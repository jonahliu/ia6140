==> flow/design.v <==
module CRC_gen (
Reset       ,
Clk         ,
Init        ,
Frame_data  ,
Data_en     ,
CRC_rd      ,
CRC_end     ,
CRC_out     
);
input           Reset       ;
input           Clk         ;
input           Init        ;
input   [7:0]   Frame_data  ;
input           Data_en     ;
input           CRC_rd      ;
output  [7:0]   CRC_out     ;
output          CRC_end     ;
reg [7:0]       CRC_out     ;
reg [31:0]      CRC_reg;
reg             CRC_end;
reg [3:0]       Counter;
function[31:0]  NextCRC;
    input[7:0]      D;
    input[31:0]     C;
    reg[31:0]       NewCRC;
    begin
    NewCRC[0]=C[24]^C[30]^D[1]^D[7];
    NewCRC[1]=C[25]^C[31]^D[0]^D[6]^C[24]^C[30]^D[1]^D[7];
    NewCRC[2]=C[26]^D[5]^C[25]^C[31]^D[0]^D[6]^C[24]^C[30]^D[1]^D[7];
    NewCRC[3]=C[27]^D[4]^C[26]^D[5]^C[25]^C[31]^D[0]^D[6];
    NewCRC[4]=C[28]^D[3]^C[27]^D[4]^C[26]^D[5]^C[24]^C[30]^D[1]^D[7];
    NewCRC[5]=C[29]^D[2]^C[28]^D[3]^C[27]^D[4]^C[25]^C[31]^D[0]^D[6]^C[24]^C[30]^D[1]^D[7];
    NewCRC[6]=C[30]^D[1]^C[29]^D[2]^C[28]^D[3]^C[26]^D[5]^C[25]^C[31]^D[0]^D[6];
    NewCRC[7]=C[31]^D[0]^C[29]^D[2]^C[27]^D[4]^C[26]^D[5]^C[24]^D[7];
    NewCRC[8]=C[0]^C[28]^D[3]^C[27]^D[4]^C[25]^D[6]^C[24]^D[7];
    NewCRC[9]=C[1]^C[29]^D[2]^C[28]^D[3]^C[26]^D[5]^C[25]^D[6];
    NewCRC[10]=C[2]^C[29]^D[2]^C[27]^D[4]^C[26]^D[5]^C[24]^D[7];
    NewCRC[11]=C[3]^C[28]^D[3]^C[27]^D[4]^C[25]^D[6]^C[24]^D[7];
    NewCRC[12]=C[4]^C[29]^D[2]^C[28]^D[3]^C[26]^D[5]^C[25]^D[6]^C[24]^C[30]^D[1]^D[7];
    NewCRC[13]=C[5]^C[30]^D[1]^C[29]^D[2]^C[27]^D[4]^C[26]^D[5]^C[25]^C[31]^D[0]^D[6];
    NewCRC[14]=C[6]^C[31]^D[0]^C[30]^D[1]^C[28]^D[3]^C[27]^D[4]^C[26]^D[5];
    NewCRC[15]=C[7]^C[31]^D[0]^C[29]^D[2]^C[28]^D[3]^C[27]^D[4];
    NewCRC[16]=C[8]^C[29]^D[2]^C[28]^D[3]^C[24]^D[7];
    NewCRC[17]=C[9]^C[30]^D[1]^C[29]^D[2]^C[25]^D[6];
    NewCRC[18]=C[10]^C[31]^D[0]^C[30]^D[1]^C[26]^D[5];
    NewCRC[19]=C[11]^C[31]^D[0]^C[27]^D[4];
    NewCRC[20]=C[12]^C[28]^D[3];
    NewCRC[21]=C[13]^C[29]^D[2];
    NewCRC[22]=C[14]^C[24]^D[7];
    NewCRC[23]=C[15]^C[25]^D[6]^C[24]^C[30]^D[1]^D[7];
    NewCRC[24]=C[16]^C[26]^D[5]^C[25]^C[31]^D[0]^D[6];
    NewCRC[25]=C[17]^C[27]^D[4]^C[26]^D[5];
    NewCRC[26]=C[18]^C[28]^D[3]^C[27]^D[4]^C[24]^C[30]^D[1]^D[7];
    NewCRC[27]=C[19]^C[29]^D[2]^C[28]^D[3]^C[25]^C[31]^D[0]^D[6];
    NewCRC[28]=C[20]^C[30]^D[1]^C[29]^D[2]^C[26]^D[5];
    NewCRC[29]=C[21]^C[31]^D[0]^C[30]^D[1]^C[27]^D[4];
    NewCRC[30]=C[22]^C[31]^D[0]^C[28]^D[3];
    NewCRC[31]=C[23]^C[29]^D[2];
    NextCRC=NewCRC;
    end
        endfunction
always @ (posedge Clk or posedge Reset)
    if (Reset)
        CRC_reg     <=32'hffffffff;
    else if (Init)
        CRC_reg     <=32'hffffffff;
    else if (Data_en)
        CRC_reg     <=NextCRC(Frame_data,CRC_reg);
    else if (CRC_rd)
        CRC_reg     <={CRC_reg[23:0],8'hff};
always @ (CRC_rd or CRC_reg)
    if (CRC_rd)
        CRC_out     <=~{
                        CRC_reg[24],
                        CRC_reg[25],
                        CRC_reg[26],
                        CRC_reg[27],
                        CRC_reg[28],
                        CRC_reg[29],
                        CRC_reg[30],
                        CRC_reg[31]
                        };
    else
        CRC_out     <=0;
always @(posedge Clk or posedge Reset)
    if (Reset)
        Counter     <=0;
    else if (!CRC_rd)
        Counter     <=0;
    else 
        Counter     <=Counter + 1;
always @ (Counter)
    if (Counter==3)
        CRC_end=1;
    else
        CRC_end=0;
endmodule
module post_switch (
	input	rst,
	input	clk,
	input	[47:0] mac_address,
	input	mac_valid,
	input	trigger,
	input	[7:0] up_data,
	input	up_dv,
	input	up_er,
	output	reg [7:0] down_data,
	output	reg down_dv,
	output	reg down_er
);
parameter IFG_CLOCKS=125_000;
parameter ARP_REPEAT=3;
integer s1, s1_next;
integer s2, s2_next;
localparam S1_IDLE=0,
	S1_REPEAT=1,
	S1_FETCH=2,
	S1_LATENCY=3,
	S1_DATA=4,
	S1_IFG=5; 
localparam S2_IDLE=0,
	S2_PRE=1,
	S2_DATA=2,
	S2_LAT=3,
	S2_FCS=4,
	S2_DONE=5;
wire [6:0] ram_raddr;
reg [7:0] ram_rdata;
reg [6:0] ram_waddr;
reg [7:0] ram_wdata;
reg ram_wen;
reg triggered;
(* ASYNC_REG = "TRUE" *)
reg [2:0] sync;
reg [7:0] pkt_cnt;
reg [7:0] byte_cnt;
reg [23:0] ifg_cnt;
reg [6:0] read_offset;
reg [6:0] write_offset;
reg crc_init;
reg crc_wr;
reg crc_rd;
wire [7:0] crc_out;
CRC_gen crc_gen_i(
	.Reset(rst),
	.Clk(clk),
	.Init(crc_init),
	.Frame_data(ram_wdata),
	.Data_en(crc_wr),
	.CRC_rd(crc_rd),
	.CRC_end(),
	.CRC_out(crc_out)
);
assign ram_raddr = read_offset;
always @(posedge clk, posedge rst)
begin
	if(rst)
		sync <= 'b0;
	else 
		sync <= {sync,trigger};
end
always @(posedge clk, posedge rst)
begin
	if(rst) 
		triggered <= 1'b0;
	else if(sync[2] && !sync[1])
		triggered <= 1'b1;
	else if(s1_next!= S1_IDLE)
		triggered <= 1'b0;
end
always @(posedge clk, posedge rst)
begin
	if(rst) 
		s1 = S1_IDLE;
	else
		s1 = s1_next;
end
always @(*)
begin
	case(s1)
		S1_IDLE: begin
			if(triggered)
				s1_next = S1_REPEAT;
			else
				s1_next = S1_IDLE;
		end
		S1_REPEAT: begin
			if(pkt_cnt==ARP_REPEAT)
				s1_next = S1_IDLE;
			else
				s1_next = S1_FETCH;
		end
		S1_FETCH: begin
			s1_next = S1_LATENCY;
		end
		S1_LATENCY: begin
			s1_next = S1_DATA;
		end
		S1_DATA: begin
			if(byte_cnt==72)
				s1_next = S1_IFG;
			else
				s1_next = S1_DATA;
		end
		S1_IFG: begin
			if(ifg_cnt==IFG_CLOCKS)
				s1_next = S1_REPEAT;
			else
				s1_next = S1_IFG;
		end
		default: begin
			s1_next = 'bx;
		end
	endcase
end
always @(posedge clk, posedge rst)
begin
	if(rst) begin
		down_data <= 'bx;
		down_dv <= 1'b0;
		down_er <= 1'b0;
		pkt_cnt <= 'bx;
		byte_cnt <= 'bx;
		ifg_cnt <= 'bx;
		read_offset <= 'bx;
	end
	else case(s1_next)
		S1_IDLE: begin
			down_data <= up_data;
			down_dv <= up_dv;
			down_er <= up_er;
			pkt_cnt <= 'b0;
		end
		S1_REPEAT: begin
			down_dv <= 1'b0;
			down_er <= 1'b0;
			ifg_cnt <= 'b0;
			byte_cnt <= 'b0;
		end
		S1_FETCH: begin
			read_offset <= 'b0;
			pkt_cnt <= pkt_cnt+1;
		end
		S1_LATENCY: begin
			read_offset <= read_offset+1;
		end
		S1_DATA: begin
			read_offset <= read_offset+1;
			byte_cnt <= byte_cnt+1;
			down_data <= ram_rdata;
			down_dv <= 1'b1;
		end
		S1_IFG: begin
			ifg_cnt <= ifg_cnt + 1;
			down_dv <= 1'b0;
		end
	endcase
end
always @(posedge clk, posedge rst)
begin
	if(rst) 
		s2 = S2_IDLE;
	else
		s2 = s2_next;
end
always @(*)
begin
	case(s2)
		S2_IDLE: begin
			if(mac_valid)
				s2_next = S2_PRE;
			else
				s2_next = S2_IDLE;
		end
		S2_PRE: begin
			if(write_offset==8)
				s2_next = S2_DATA;
			else
				s2_next = S2_PRE;
		end
		S2_DATA: begin
			if(write_offset==68)
				s2_next = S2_LAT;
			else
				s2_next = S2_DATA;
		end
		S2_LAT: begin
			s2_next = S2_FCS;
		end
		S2_FCS: begin
			if(write_offset==72)
				s2_next = S2_DONE;
			else
				s2_next = S2_FCS;
		end
		S2_DONE: begin
			s2_next = S2_DONE;
		end
		default: begin
			s2_next = 'bx;
		end
	endcase
end
always @(posedge clk, posedge rst)
begin
	if(rst) begin
		ram_wen <= 1'b0;
		ram_wdata <= 'bx;
		ram_waddr <= 'bx;
		write_offset <= 'bx;
		crc_wr <= 1'b0;
		crc_rd <= 1'b0;
		crc_init <= 1'b0;
	end
	else case(s2_next)
		S2_IDLE: begin
			write_offset <= 'b0;
			crc_init <= 1'b1;
		end
		S2_PRE: begin
			case(write_offset)
				0,1,2,3,4,5,6: ram_wdata <= 8'h55;
				7: ram_wdata <= 8'hD5;
			endcase
			crc_init <= 1'b0;
			ram_waddr <= write_offset;
			ram_wen <= 1'b1;
			write_offset <= write_offset+1;
		end
		S2_DATA: begin
			case(write_offset)
				8,9,10,11,12,13: ram_wdata <= 8'hFF;
				14: ram_wdata <= mac_address[47:40];
				15: ram_wdata <= mac_address[39:32];
				16: ram_wdata <= mac_address[31:24];
				17: ram_wdata <= mac_address[23:16];
				18: ram_wdata <= mac_address[15:8];
				19: ram_wdata <= mac_address[7:0];
				20: ram_wdata <= 8'h08;
				21: ram_wdata <= 8'h06;
				22: ram_wdata <= 8'h00;
				23: ram_wdata <= 8'h01;
				24: ram_wdata <= 8'h08;
				25: ram_wdata <= 8'h00;
				26: ram_wdata <= 8'h06;
				27: ram_wdata <= 8'h04;
				28: ram_wdata <= 8'h00;
				29: ram_wdata <= 8'h03;
				30: ram_wdata <= mac_address[47:40];
				31: ram_wdata <= mac_address[39:32];
				32: ram_wdata <= mac_address[31:24];
				33: ram_wdata <= mac_address[23:16];
				34: ram_wdata <= mac_address[15:8];
				35: ram_wdata <= mac_address[7:0];
				36,37,38,39: ram_wdata <= 8'h00;
				40,41,42,43,44,45: ram_wdata <= 8'hFF;
				46,47,48,49: ram_wdata <= 8'h00;
				50,51,52,53,54,55,56,57,58,59,60,61,62,63,64,65,66,67: ram_wdata <= 8'h00;
			endcase
			crc_wr <= 1'b1;
			ram_waddr <= write_offset;
			ram_wen <= 1'b1;
			write_offset <= write_offset+1;
		end
		S2_LAT: begin
			ram_wen <= 1'b0;
			crc_wr <= 1'b0;
			crc_rd <= 1'b1;
		end
		S2_FCS: begin
			case(write_offset)
				68,69,70,71: ram_wdata <= crc_out;
			endcase
			ram_waddr <= write_offset;
			ram_wen <= 1'b1;
			write_offset <= write_offset+1;
		end
		S2_DONE: begin
			crc_rd <= 1'b0;
			ram_wen <= 1'b0;
		end
	endcase
end
reg [7:0] mem[0:127];
always @(posedge clk)
begin
	if(ram_wen)
		mem[ram_waddr] <= ram_wdata;
	ram_rdata <= mem[ram_raddr];
end
endmodule
# [Reports on post_switch]
# Tool output for the design above, in the order of the flow.
# Lines are those of the file above, counted from 1.
# Operators: Yosys type, input widths -> output width; for muxes data width and select width s.
# Library cell names are shortened.
# Not given: --
[setup] top="post_switch" clock="clk" library="sky130hd" pvt_corner="tt_025C_1v80"

# [Word-level counts]
# Source: Yosys, flattened and elaborated, memories not mapped. Widths are those after wreduce. Registers that Yosys merges into a memory's read port (data or address) are not register bits. Print and check cells do not count.
# Yosys's memory passes give these memory sizes; they may raise the number of words (mostly to a power of two), join words into wider ones and drop unused or constant bits.
[word_totals] regBits=183 ram_bits=1024 clocked_rd_ports_x_width=8 n_memories=1 inputBits=62 output_inout_bits=10 elab_cells=419
[mem_list] name="mem" words=128 width=8 rd=1 wr=1 line=385 source="reg [7:0] mem[0:127];"
[op_classes] add_sub_neg=5 n_eq=98 mux=35 n_logic=221 reduce_and_logical=40
[op_table] op="$pmux 32 s6" count=2
[op_table] op="$eq 32x2->1 const B" count=8
[op_table] op="$eq 32x3->1 const B" count=8
[op_table] op="$eq 7x6->1 const B" count=32
[op_table] op="$xor 1x1->1" count=220
[op_table] op="$eq 32x1->1 const B" count=4
[op_table] op="$logic_not 32->1" count=4
[op_table] op="$eq 7x5->1 const B" count=16
[op_table] op="$pmux 8 s13" count=1
[op_table] op="$mux 32" count=3
[op_table] op="$pmux 8 s2" count=4
[op_table] op="$eq 7x7->1 const B" count=9
[op_table] op="$eq 7x4->1 const B" count=8
[op_table] op="$pmux 24 s2" count=1
[op_table] op="$reduce_bool 32->1" count=1
[op_table] op="$reduce_or 29->1" count=1
[op_table] op="$eq 7x3->1 const B" count=4
[op_table] op="$pmux 7 s2" count=2
[op_table] op="$reduce_bool 2->1" count=12
[op_table] op="$add 24x1->24 const B" count=1
[op_table] op="$eq 24x17->1 const B" count=1
[op_table] op="$pmux 8 s3" count=1
[op_table] op="$mux 8" count=3
[op_table] op="$reduce_or 2->1" count=11
[op_table] op="$add 8x1->8 const B" count=2
[op_table] op="$ne 14x14->1 const B" count=1
[op_table] op="$add 7x1->7 const B" count=2
[op_table] op="$eq 7x2->1 const B" count=2
# Not listed: further kinds 21, cells in them 35.

# [Logic depth]
# Depth = most cells in a row (Yosys ltp): at word level without a register or memory, in the mapped netlist without a sequential cell, where the memories' decode and read muxes count.
[depth] ltp_word=15 abc_area=0 ltp_mapped=11 ltp_nobuf=9

# [Mapped cells and area]
# Source: synth_stat.txt of the flow (Yosys; design flattened, memories mapped). It holds for the ABC_AREA given above (unset counts as 0); a run with the other value may have another netlist.
# Totals and module areas in this step are rounded.
[by_type] type="edfxtp_1" count=1024 area_total_um2=3.07E+04
[by_type] type="mux4_2" count=256 area_total_um2=5765.53
[by_type] type="dfrtp_1" count=97 area_total_um2=2.43E+03
[by_type] type="dfstp_2" count=34 area_total_um2=893.357
[by_type] type="mux2i_1" count=79 area_total_um2=790.758
[by_type] type="nor2_1" count=205 area_total_um2=769.488
[by_type] type="xnor2_1" count=56 area_total_um2=490.47
[by_type] type="a22oi_1" count=58 area_total_um2=435.418
[by_type] type="o21ai_0" count=81 area_total_um2=405.389
[by_type] type="xor2_1" count=37 area_total_um2=324.061
[by_type] type="a211oi_1" count=40 area_total_um2=300.288
[by_type] type="a21oi_1" count=60 area_total_um2=300.288
[by_type] type="nand2_1" count=74 area_total_um2=277.766
[by_type] type="clkbuf_1" count=71 area_total_um2=266.506
[by_type] type="nand3_1" count=49 area_total_um2=245.235
[by_type] type="buf_2" count=45 area_total_um2=225.216
[by_type] type="a31oi_1" count=32 area_total_um2=200.192
[by_type] type="nand2b_1" count=31 area_total_um2=193.936
# Not listed: further types 61, cells in them 329.
[mapped] stdcells=2658 mapped_area_um2=47700 seq_area_um2=34200 ff_cells=1163 n_buf=151
# The figures by module come from a second, unflattened synthesis with its own total; it is not the netlist above.
[hier_totals] cells_unflattened=2584 area_unflattened_um2=47400
# Rows give one instance, submodules left out.
[modules] module="post_switch" n_inst=1 cells=2342 area_um2=44900 seq_area_um2=33400
[modules] module="CRC_gen" n_inst=1 cells=242 area_um2=2520 seq_area_um2=941

# [Timing after synthesis]
# OpenSTA on the mapped netlist: ideal clock, no wires. The path of least setup slack (recovery checks aside). Input and output delay are each 20% of the period. Register names are those of the netlist, which keeps one name where synthesis merged equal registers.
[synth_path] path_kind="register to register" start="register ram_wdata[5]" end="register crc_gen_i.CRC_reg[28]" clock_period_ns=5.85 setup_time_ns=0.084 t_first_pin_ns=0.000 arrival_time_ns=3.504 t_required_ns=5.766 setup_slack_ns=2.262 path_delay_ns=3.588 stages=7 path_buffers=0 synth_period_reached_ns=3.588
# "path_delay_ns" is the arrival time less input delay plus setup time.
# "stages": output pins that drive a net of the path, with the launching flip-flop's if there is one; two outputs of one cell count as two.
# "synth_period_reached_ns" = period - worst setup slack (recovery checks aside). The figure is calculated, with input and output delays left at 20% of the set period.
# Between the ends stands the longest chain of elaborated cells between them, by number of cells; it is not shown to be the way that was timed. Of several equally long chains one is given.
# Each line given opens the expression or statement behind the cell; cells for indexed reads and writes are added by Yosys, which also makes memories of some case tables.
# A register here has more assigning lines than the two given.
[synth_via] cell_sequence="dfrtp_1 > xnor2_1 > xnor2_2 > xor2_1 > xor2_1 > a21oi_1 > or2_2" elab_chain_len=3 cone_cells=3 cone_lines=3 classes_between="mux: 2; logic: 1"
[synth_lines] item="from (decl)" line=131 source="reg [7:0] ram_wdata;"
[synth_lines] item="from (assign)" line=334 source="14: ram_wdata <= mac_address[47:40];"
[synth_lines] item="from (assign)" line=335 source="15: ram_wdata <= mac_address[39:32];"
[synth_lines] item="$xor 1x1->1" line=56 source="NewCRC[28]=C[20]^C[30]^D[1]^C[29]^D[2]^C[26]^D[5];"
[synth_lines] item="$mux 32" line=68 source="else if (Data_en)"
[synth_lines] item="$mux 32" line=66 source="else if (Init)"
[synth_lines] item="to (assign)" line=69 source="CRC_reg     <=NextCRC(Frame_data,CRC_reg);"
[synth_lines] item="to (assign)" line=71 source="CRC_reg     <={CRC_reg[23:0],8'hff};"
[synth_lines] item="to (decl)" line=20 source="reg [31:0]      CRC_reg;"

# [Timing after layout]
# From the final timing report of run 1: the path of least setup slack in the routed layout; clock arrival at registers is part of the times.
[layout_path] path_kind="register to register" start="register read_offset[0]" end="register ram_rdata[0]" clock_period_ns=3.75 setup_time_ns=0.16 t_first_pin_ns=0.71 arrival_time_ns=3.87 t_required_ns=4.29 setup_slack_ns=0.42 stages=7 path_buffers=2
# A register here has more assigning lines than the two given.
[layout_via] cell_sequence="dfrtp_4 > buf_12 > buf_4 > mux4_2 > mux4_2 > o21ai_0 > o32ai_1"
[layout_lines] item="from (decl)" line=139 source="reg [6:0] read_offset;"
[layout_lines] item="from (assign)" line=246 source="read_offset <= read_offset+1;"
[layout_lines] item="from (assign)" line=249 source="read_offset <= read_offset+1;"
[layout_lines] item="to (decl)" line=129 source="reg [7:0] ram_rdata;"
# Chain of elaborated cells between the ends: none given.

# Settings and measured results of 2 stored flow runs for module post_switch (sky130hd), not sorted in any way. The constraints put input and output delay at 20% of the set period each and load the outputs with 0.01 pF.
# "clock_period_reached_ns" = clock period - worst setup slack. The figure is calculated, with input and output delays left at 20% of the set period.
# "worst_path_time_ns" means the part of the period allowed to the worst setup path (the constraints hold back 20% at inputs and 20% at outputs) less its slack; where the path has registers, the arrival times of their clocks count too.
# "final_power_uw" is the tool's figure for a default switching activity; nothing was simulated.
# The measured numbers are rounded.
run="run 1" settings period_ns=3.75 CORE_UTILIZATION=46 PLACE_DENSITY=0.69 CELL_PAD_IN_SITES_GLOBAL_PLACEMENT=3 TNS_END_PERCENT=5 CTS_CLUSTER_SIZE=87 CAP_MARGIN=20 CORE_MARGIN=2 SLEW_MARGIN=20
run="run 1" results final_power_uw=26400 synthArea_um2=47700 fin_ws_ns=0.422 final_hold_ws_ns=0.354 worst_path_time_ns=3.33 worstPathKind="register to register" finish.utilization_frac=0.53 die_footprint_um2=106000 clock_period_reached_ns=3.328 timing.setup.tns_ns=0.000 finalCellArea_um2=54700
run="run 2" settings period_ns=3.33 CORE_UTILIZATION=59 SETUP_SLACK_MARGIN=0.27 PLACE_DENSITY_LB_ADDON=0.02 CORE_MARGIN=9 CELL_PAD_IN_SITES_DETAIL_PLACEMENT=0 ABC_AREA=0 CTS_CLUSTER_SIZE=76 CAP_MARGIN=20 SLEW_MARGIN=20
run="run 2" results final_power_uw=28700 synthArea_um2=47700 fin_ws_ns=0.312 final_hold_ws_ns=0.367 worst_path_time_ns=3.02 worstPathKind="register to register" finish.utilization_frac=0.686 die_footprint_um2=91300 clock_period_reached_ns=3.018 timing.setup.tns_ns=0.000 finalCellArea_um2=54500
